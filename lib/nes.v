==> flow/design.v <==
module DmaController(input clk, input ce, input reset,
                     input odd_cycle,                
                     input sprite_trigger,           
                     input dmc_trigger,              
                     input cpu_read,                 
                     input [7:0] data_from_cpu,      
                     input [7:0] data_from_ram,      
                     input [15:0] dmc_dma_addr,      
                     output [15:0] aout,             
                     output aout_enable,             
                     output read,                    
                     output [7:0] data_to_ram,       
                     output dmc_ack,                 
                     output pause_cpu);              
  reg dmc_state;
  reg [1:0] spr_state;
  reg [7:0] sprite_dma_lastval;
  reg [15:0] sprite_dma_addr;      
  wire [8:0] new_sprite_dma_addr = sprite_dma_addr[7:0] + 8'h01;
  always @(posedge clk) if (reset) begin
    dmc_state <= 0;
    spr_state <= 0;    
    sprite_dma_lastval <= 0;
    sprite_dma_addr <= 0;
  end else if (ce) begin
    if (dmc_state == 0 && dmc_trigger && cpu_read && !odd_cycle) dmc_state <= 1;
    if (dmc_state == 1 && !odd_cycle) dmc_state <= 0;
    if (sprite_trigger) begin sprite_dma_addr <= {data_from_cpu, 8'h00}; spr_state <= 1; end
    if (spr_state == 1 && cpu_read && odd_cycle) spr_state <= 3;
    if (spr_state[1] && !odd_cycle && dmc_state == 1) spr_state <= 1;
    if (spr_state[1] && odd_cycle) sprite_dma_addr[7:0] <= new_sprite_dma_addr[7:0];
    if (spr_state[1] && odd_cycle && new_sprite_dma_addr[8]) spr_state <= 0;
    if (spr_state[1]) sprite_dma_lastval <= data_from_ram;
  end
  assign pause_cpu = (spr_state[0] || dmc_trigger) && cpu_read;
  assign dmc_ack   = (dmc_state == 1 && !odd_cycle);
  assign aout_enable = dmc_ack || spr_state[1];
  assign read = !odd_cycle;
  assign data_to_ram = sprite_dma_lastval;
  assign aout = dmc_ack ? dmc_dma_addr : !odd_cycle ? sprite_dma_addr : 16'h2004;
endmodule
module MemoryMultiplex(input clk, input ce,
                       input [21:0] prg_addr, input prg_read, input prg_write, input [7:0] prg_din,
                       input [21:0] chr_addr, input chr_read, input chr_write, input [7:0] chr_din,
                       output [21:0] memory_addr,    
                       output memory_read_cpu,       
                       output memory_read_ppu,       
                       output memory_write,          
                       output [7:0] memory_dout);
  reg saved_prg_read, saved_prg_write;
  assign memory_addr = (chr_read || chr_write) ? chr_addr : prg_addr;
  assign memory_write = (chr_read || chr_write) ? chr_write : saved_prg_write;
  assign memory_read_ppu = chr_read;
  assign memory_read_cpu = !(chr_read || chr_write) && (prg_read || saved_prg_read);
  assign memory_dout = chr_write ? chr_din : prg_din;
  always @(posedge clk) if (ce) begin
    if (chr_read || chr_write) begin
      saved_prg_read <= prg_read || saved_prg_read;
      saved_prg_write <= prg_write || saved_prg_write;
    end else begin
      saved_prg_read <= 0;
      saved_prg_write <= prg_write;
    end
  end
endmodule
module NES(input clk, input reset, input ce,
           input [31:0] mapper_flags,
           output [15:0] sample,  
           output [5:0] color,   
           output joypad_strobe, 
           output [1:0] joypad_clock,  
           input [1:0] joypad_data,  
           input [4:0] audio_channels,  
           output [21:0] memory_addr,    
           output memory_read_cpu,       
           input [7:0] memory_din_cpu,   
           output memory_read_ppu,       
           input [7:0] memory_din_ppu,   
           output memory_write,          
           output [7:0] memory_dout,
           output [8:0] cycle,
           output [8:0] scanline,
           output reg [31:0] dbgadr,
           output [1:0] dbgctr
           );
  reg [7:0] from_data_bus;
  wire [7:0] cpu_dout;
  wire odd_or_even;  
  reg [1:0] cpu_cycle_counter;
  always @(posedge clk) begin
    if (reset)
      cpu_cycle_counter <= 0;
    else if (ce)
      cpu_cycle_counter <= (cpu_cycle_counter == 2) ? 0 : cpu_cycle_counter + 1;
  end
  wire nmi;
  reg nmi_active;
  always @(posedge clk) begin
    if (reset)
      nmi_active <= 0;
    else if (ce && cpu_cycle_counter == 0)
      nmi_active <= nmi;
  end
  wire apu_ce =        ce && (cpu_cycle_counter == 2);
  wire [15:0] cpu_addr;
  wire cpu_mr, cpu_mw;
  wire pause_cpu;
  reg apu_irq_delayed;
  reg mapper_irq_delayed;
  CPU cpu(clk, apu_ce && !pause_cpu, reset, from_data_bus, apu_irq_delayed | mapper_irq_delayed, nmi_active, cpu_dout, cpu_addr, cpu_mr, cpu_mw);
  wire [15:0] dma_aout;
  wire dma_aout_enable;
  wire dma_read;
  wire [7:0] dma_data_to_ram;
  wire apu_dma_request, apu_dma_ack;
  wire [15:0] apu_dma_addr;
  wire [15:0] addr = dma_aout_enable ? dma_aout : cpu_addr;
  wire [7:0]  dbus = dma_aout_enable ? dma_data_to_ram : cpu_dout;
  wire mr_int      = dma_aout_enable ? dma_read : cpu_mr;
  wire mw_int      = dma_aout_enable ? !dma_read : cpu_mw;
  DmaController dma(clk, apu_ce, reset, 
                    odd_or_even,                     
                    (addr == 'h4014 && mw_int),      
                    apu_dma_request,                 
                    cpu_mr,                          
                    cpu_dout,                        
                    from_data_bus,                   
                    apu_dma_addr,                    
                    dma_aout,
                    dma_aout_enable, 
                    dma_read,
                    dma_data_to_ram,
                    apu_dma_ack,
                    pause_cpu);
  wire apu_cs = addr >= 'h4000 && addr < 'h4018;
  wire [7:0] apu_dout;
  wire apu_irq;
  APU apu(clk, apu_ce, reset,
          addr[4:0], dbus, apu_dout, 
          mw_int && apu_cs, mr_int && apu_cs,
          audio_channels,
          sample,
          apu_dma_request,
          apu_dma_ack,
          apu_dma_addr,
          from_data_bus,
          odd_or_even,
          apu_irq);
  wire joypad1_cs = (addr == 'h4016);
  wire joypad2_cs = (addr == 'h4017);
  assign joypad_strobe = (joypad1_cs && mw_int && cpu_dout[0]);
  assign joypad_clock =  {joypad2_cs && mr_int, joypad1_cs && mr_int};
  wire mr_ppu     = mr_int && (cpu_cycle_counter == 2);
  wire mw_ppu     = mw_int && (cpu_cycle_counter == 0);
  wire ppu_cs = addr >= 'h2000 && addr < 'h4000;
  wire [7:0] ppu_dout;            
  wire chr_read, chr_write;       
  wire [13:0] chr_addr;           
  wire [7:0] chr_from_ppu;        
  wire [7:0] chr_to_ppu;
  wire [19:0] mapper_ppu_flags;   
  PPU ppu(clk, ce, reset, color, dbus, ppu_dout, addr[2:0],
          ppu_cs && mr_ppu, ppu_cs && mw_ppu,
          nmi,
          chr_read, chr_write, chr_addr, chr_to_ppu, chr_from_ppu,
          scanline, cycle, mapper_ppu_flags);
  wire [15:0] prg_addr = addr;
  wire [7:0] prg_din = dbus;
  wire prg_read = mr_int && (cpu_cycle_counter == 0) && !apu_cs && !ppu_cs;
  wire prg_write = mw_int && (cpu_cycle_counter == 0) && !apu_cs && !ppu_cs;
  wire prg_allow, vram_a10, vram_ce, chr_allow;
  wire [21:0] prg_linaddr, chr_linaddr;
  wire [7:0] prg_dout_mapper, chr_from_ppu_mapper;
  wire cart_ce = (cpu_cycle_counter == 0) && ce;
  wire mapper_irq;
  wire has_chr_from_ppu_mapper;
  MultiMapper multi_mapper(clk, cart_ce, ce, reset, mapper_ppu_flags, mapper_flags, 
                           prg_addr, prg_linaddr, prg_read, prg_write, prg_din, prg_dout_mapper, from_data_bus, prg_allow,
                           chr_read, chr_addr, chr_linaddr, chr_from_ppu_mapper, has_chr_from_ppu_mapper, chr_allow, vram_a10, vram_ce, mapper_irq);
  assign chr_to_ppu = has_chr_from_ppu_mapper ? chr_from_ppu_mapper : memory_din_ppu;
  always @(posedge clk) if (reset) begin
    mapper_irq_delayed <= 0;
    apu_irq_delayed <= 0;
  end else begin
    if (ce)
      mapper_irq_delayed <= mapper_irq;
    if (apu_ce)
      apu_irq_delayed <= apu_irq;
  end
  MemoryMultiplex mem(clk, ce, prg_linaddr, prg_read && prg_allow, prg_write && prg_allow, prg_din, 
                               chr_linaddr, chr_read,              chr_write && (chr_allow || vram_ce), chr_from_ppu,
                               memory_addr, memory_read_cpu, memory_read_ppu, memory_write, memory_dout);
  always @* begin
    if (apu_cs) begin
      if (joypad1_cs)
        from_data_bus = {7'b0100000, joypad_data[0]};
      else if (joypad2_cs)
        from_data_bus = {7'b0100000, joypad_data[1]};
      else
        from_data_bus = apu_dout;
    end else if (ppu_cs) begin
      from_data_bus = ppu_dout;
    end else if (prg_allow) begin
      from_data_bus = memory_din_cpu;
    end else begin
      from_data_bus = prg_dout_mapper;
    end
  end
endmodule
* From RTL to reports: DmaController
What the tools print for DmaController, step after step. Line numbers count from 1 in the design file above. Library cell names are shortened. Not given: --
Design: design top DmaController, clock port clk, standard-cell library sky130hd, timing corner tt_025C_1v80

* Word level
Counts by Yosys on the flattened word-level netlist (proc, flatten, opt, wreduce; memories kept). Register bits leave out memories and registers merged into their read ports (data or address). Print and check cells are left out. Cells with the same type and inputs are merged into one.
Cells by class: add/sub/neg operators 1, equality and inequality tests 1, muxes and demuxes 10, bitwise operators 1, reduce/logical cells 22
Operators by type and width (number):
- 2-to-1 mux 16 bit | 2
- 2-to-1 mux 8 bit | 2
- logical AND 1 bit | 11
- AND reduction 2 bit | 5
- adder 8 x 1 -> 9 bit with constant B | 1
- 2-to-1 mux 2 bit | 4
- nonzero test 2 bit | 2
- nonzero test 4 bit | 1
- logical OR 1 bit | 2
- equality test 2 x 1 -> 1 bit with constant B | 1
- 2-to-1 mux 1 bit | 2
- NOT 1 bit | 1
- logical NOT 1 bit | 1
Storage and ports: flip-flop bits (word level) 27, input port bits 39, output and inout port bits 28

* Logic depth
Yosys ltp: most cells in a row. Word level: on the elaborated netlist, between registers, memories and ports. Mapped: between sequential cells and ports; inverters and the memories' decode and read muxes count.
Depth: word-level depth 6, ABC_AREA 0, depth in mapped cells 4, mapped depth without buffers 4

* Netlist
The flow's flattened synthesis, as Yosys stat reports it; memories are mapped. The netlist is that of the ABC_AREA named above (0 if unset); the other value can give another one. Totals and module areas in this step are rounded.
Cell types:
- dfxtp_1 | number 27, total area 540.518 µm²
- mux2i_1 | number 16, total area 160.154 µm²
- a21oi_1 | number 24, total area 120.115 µm²
- nand3_1 | number 21, total area 105.101 µm²
- nand2_1 | number 23, total area 86.333 µm²
- nor2_1 | number 14, total area 52.55 µm²
- o31ai_1 | number 5, total area 37.536 µm²
- or4_1 | number 5, total area 37.536 µm²
- inv_1 | number 7, total area 26.275 µm²
- buf_2 | number 5, total area 25.024 µm²
- o21ai_0 | number 4, total area 20.019 µm²
- a211oi_1 | number 2, total area 15.014 µm²
- o21a_1 | number 2, total area 15.014 µm²
- ha_1 | number 1, total area 12.512 µm²
- nand4_1 | number 2, total area 12.512 µm²
- buf_1 | number 3, total area 11.261 µm²
- buf_6 | number 1, total area 11.261 µm²
- clkbuf_1 | number 3, total area 11.261 µm²
Other cell types: 11; their cells: 11.
Mapped netlist: standard cells after synthesis 176, cell area after synthesis 1380 µm², flip-flops 27, buffer cells 12

* Path before layout
Path of least setup slack by OpenSTA after synthesis, without wires, with an ideal clock, recovery checks aside; 20% of the period is set as input and as output delay. Where synthesis merged equal registers, the netlist keeps one of their names.
Timing after synthesis: path type flip-flop to output port, start register dmc_state, end output aout[13], period 1.58 ns, launch time at the first pin 0.000 ns, data arrival time 1.079 ns, required time 1.264 ns, path slack 0.185 ns, delay of the path 1.079 ns, driving pins on the path 5, buffers on the path 2, period reached after synthesis 1.395 ns
"delay of the path" = arrival - input delay + setup time. A path that ends at an output port has no setup time. "driving pins on the path": output pins that drive a net of the path, with the launching flip-flop's if there is one; two outputs of one cell count as two. "period reached after synthesis" is the clock period less the worst setup slack; recovery checks do not enter. This is arithmetic on one report: input and output delays are still those of the set period (20% each). The rows between start and end are the longest chain of elaborated cells between them; the timing report does not say that the signal goes this way. Where chains are equally long, one stands for them. A line is the first line of the expression or statement that the cell stems from. Yosys adds cells for indexed reads and writes and turns some case tables into memories. At most two assigning lines are given for a register; there are more.
Between the ends, after synthesis: cells stage by stage dfxtp_1 -> buf_2 -> buf_2 -> mux2i_1 -> nand2_1, cells in the longest elaborated chain 2, elaborated cells on any way between the ends 2, classes of those cells mux: 1; reduce/logical: 1
Ends and longest elaborated chain, after synthesis:
- start: declaration | line 15 | reg dmc_state;
- start: assignment | line 21 | dmc_state <= 0;
- start: assignment | line 26 | if (dmc_state == 0 && dmc_trigger && cpu_read && !odd_cycle) dmc_state <= 1;
- logical AND 1 bit | line 36 | assign dmc_ack   = (dmc_state == 1 && !odd_cycle);
- 2-to-1 mux 16 bit | line 40 | assign aout = dmc_ack ? dmc_dma_addr : !odd_cycle ? sprite_dma_addr : 16'h2004;
- end: declaration | line 9 | output [15:0] aout,

FLOW RESULTS
============

Settings of 2 stored flow runs for module DmaController (sky130hd), not sorted in any way. The constraints put input and output delay at 20% of the set period each and load the outputs with 0.01 pF.

* Run 1 | settings: period_ns 0.995; CORE_UTILIZATION 52; CORE_MARGIN 5; CTS_CLUSTER_SIZE 58; CTS_CLUSTER_DIAMETER 22; CAP_MARGIN 40; SLEW_MARGIN 30; MIN_ROUTING_LAYER met1 | no final report: clock tree synthesis broke off with DPL-0038
* Run 2 | settings: period_ns 1.15; CORE_UTILIZATION 33; SETUP_SLACK_MARGIN 0.17; PLACE_DENSITY_LB_ADDON 0.14; CELL_PAD_IN_SITES_GLOBAL_PLACEMENT 0; CELL_PAD_IN_SITES_DETAIL_PLACEMENT 2; GPL_TIMING_DRIVEN 0; CTS_CLUSTER_DIAMETER 113; CAP_MARGIN 20; CORE_MARGIN 2; SLEW_MARGIN 20 | no final report: clock tree synthesis broke off with DPL-0033
